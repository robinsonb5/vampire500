==> flow/design.v <==
module simplelfsr
(
	input clk,
	input reset,  
	input ena,
	output reg [21:0] lfsr
);
always @(posedge clk)
begin
	if(reset)
		lfsr<=4;	 
	else if(ena)
		lfsr<={lfsr[20:0],lfsr[21] ^ lfsr[20]};
end
endmodule
Tool chain data of simplelfsr
What the tools print for simplelfsr, step after step.
Lines are those of the file above, counted from 1.
Cell names lack the library's common part.
{"block": "design", "design": "simplelfsr", "clock_port": "clk", "cell_library": "sky130hd", "lib_corner": "tt_025C_1v80"}

Word level
Source: Yosys, flattened and elaborated, memories not mapped. Widths are those after wreduce; folded enables and synchronous resets count as part of the registers. Registers that Yosys merges into a memory's read port (data or address) are not register bits. Print and check cells do not count. Equal cells are merged and count once.
{"block": "bits", "reg_bits": 22, "in_bits": 3, "wordCells": 2}
{"block": "op_classes", "bitwise": 1}
{"block": "op_table", "op": "XOR 1 bit", "n": 1}

Longest topological paths
Depth = most cells in a row (Yosys ltp): at word level without a register or memory, in the mapped netlist without a sequential cell, where the memories' decode and read muxes count.
{"block": "depth", "depth_word": 1, "ABC_AREA": 0, "depth_mapped": 4, "mapped_depth_nobuf": 2}

Synthesis result
Yosys stat after the flow's synthesis: flattened, memories mapped to cells. It holds for the ABC_AREA given above (unset counts as 0); a run with the other value may have another netlist.
Totals and module areas in this step are rounded.
{"block": "synth_totals", "mapped_cells": 72, "synth_area_um2": 811, "seq_area_um2": 440, "ffs": 22}
{"block": "by_type", "cell_type": "dfxtp_1", "n": 22, "area_total_um2": 440.422}
{"block": "by_type", "cell_type": "mux2i_1", "n": 20, "area_total_um2": 200.192}
{"block": "by_type", "cell_type": "nor2_1", "n": 21, "area_total_um2": 78.826}
{"block": "by_type", "cell_type": "buf_12", "n": 2, "area_total_um2": 40.038}
{"block": "by_type", "cell_type": "buf_6", "n": 1, "area_total_um2": 11.261}
{"block": "by_type", "cell_type": "a211o_1", "n": 1, "area_total_um2": 8.758}
{"block": "by_type", "cell_type": "xnor2_1", "n": 1, "area_total_um2": 8.758}
{"block": "by_type", "cell_type": "a211oi_1", "n": 1, "area_total_um2": 7.507}
{"block": "by_type", "cell_type": "nor2b_1", "n": 1, "area_total_um2": 6.256}
{"block": "by_type", "cell_type": "buf_2", "n": 1, "area_total_um2": 5.005}
{"block": "by_type", "cell_type": "clkbuf_1", "n": 1, "area_total_um2": 3.754}

Timing after synthesis
Path of least setup slack by OpenSTA after synthesis, without wires, with an ideal clock, recovery checks aside; 20% of the period is set as input and as output delay. Where synthesis merged equal registers, the netlist keeps one of their names.
{"block": "synth_timing", "kind": "input -> register", "start": "in ena", "end": "reg lfsr[2]", "clock_period_ns": 1.05, "t_first_pin_ns": 0.210, "t_arrival_ns": 0.699, "required_time_ns": 0.930, "path_slack_ns": 0.231, "delay_ns": 0.609, "path_stages": 3, "n_path_buf": 2, "period_less_setup_slack_ns": 0.819}
"delay_ns" is the arrival time less input delay plus setup time.
"path_stages" counts driving pins, that of a launching flip-flop among them; a cell with two outputs on the path counts twice.
"period_less_setup_slack_ns" is the clock period less the worst setup slack; recovery checks do not enter. This is arithmetic on one report: input and output delays are still those of the set period (20% each).
{"block": "synth_via", "path_cell_list": "buf_6 buf_12 a211o_1", "elab_chain_len": 0, "cells_between": 0, "cone_lines": 0}
{"block": "synth_rtl", "element": "start: declaration", "line": 5, "rtl": "input ena,"}
{"block": "synth_rtl", "element": "end: assignment", "line": 11, "rtl": "lfsr<=4;"}
{"block": "synth_rtl", "element": "end: assignment", "line": 13, "rtl": "lfsr<={lfsr[20:0],lfsr[21] ^ lfsr[20]};"}
{"block": "synth_rtl", "element": "end: declaration", "line": 6, "rtl": "output reg [21:0] lfsr"}

Path in the finished layout
From the final timing report of flow run A: the path of least setup slack in the routed layout; clock arrival at registers is part of the times.
{"block": "layout_timing", "kind": "register -> output", "start": "reg lfsr[10]", "end": "out lfsr[10]", "clock_period_ns": 1.4, "t_first_pin_ns": 0.31, "t_arrival_ns": 1.04, "required_time_ns": 1.12, "path_slack_ns": 0.08, "path_stages": 2, "n_path_buf": 1}
{"block": "layout_via", "path_cell_list": "dfxtp_1 dlygate4sd2_1", "elab_chain_len": 0, "cells_between": 0, "cone_lines": 0}
{"block": "layout_rtl", "element": "start: declaration", "line": 6, "rtl": "output reg [21:0] lfsr"}
{"block": "layout_rtl", "element": "start: assignment", "line": 11, "rtl": "lfsr<=4;"}
{"block": "layout_rtl", "element": "start: assignment", "line": 13, "rtl": "lfsr<={lfsr[20:0],lfsr[21] ^ lfsr[20]};"}
{"block": "layout_rtl", "element": "end: declaration", "line": 6}

simplelfsr through Yosys and OpenROAD on sky130hd: 2 stored runs, unordered, with their settings and measured results. The constraints put input and output delay at 20% of the set period each and load the outputs with 0.01 pF.
"clock_period_reached_ns" is the run's clock period less its worst setup slack. It is reckoned from that one timing run; input and output delays stay at 20% of the period that was set.
"timing.worst_path_ns" = time allowed to the worst setup path (clock period - input delay - output delay, where it has them) - its slack; a late launch clock adds to it, a late capture clock takes from it.
"fin_power_mw" rests on the timing tool's default activity at the inputs, not on a simulated workload.
Values from the reports are rounded here.

{"run": "flow run A", "settings": { "period_ns": 1.4, "CORE_UTILIZATION": 46, "SETUP_SLACK_MARGIN": -0.03, "CORE_MARGIN": 7, "CELL_PAD_IN_SITES_DETAIL_PLACEMENT": 2, "TNS_END_PERCENT": 5, "ABC_AREA": 0, "CTS_CLUSTER_DIAMETER": 300, "CAP_MARGIN": 10, "MIN_ROUTING_LAYER": "met1", "SLEW_MARGIN": 20 }, "results": { "worstSetupSlack_ns": 0.081, "timing.worst_path_ns": 1.04, "worst_path_kind": "register -> output", "tns_setup_ns": 0.000, "cell_area_final_um2": 1060, "fin_util_pct": 62.7, "fin_power_mw": 1.03, "ys_area_um2": 811, "timing.hold.ws_ns": 0.545, "clock_period_reached_ns": 1.319, "die_um2": 3130 }}
{"run": "flow run B", "settings": { "period_ns": 0.78, "CORE_UTILIZATION": 62, "SETUP_SLACK_MARGIN": 0.12, "PLACE_DENSITY": 0.41, "CORE_ASPECT_RATIO": 1.66, "CORE_MARGIN": 3, "CELL_PAD_IN_SITES_GLOBAL_PLACEMENT": 1, "ABC_AREA": 1, "GPL_ROUTABILITY_DRIVEN": 1, "CTS_CLUSTER_SIZE": 36, "CAP_MARGIN": 35, "SLEW_MARGIN": 20 }, "outcome": "no final report: floorplanning broke off with PDN-0185"}
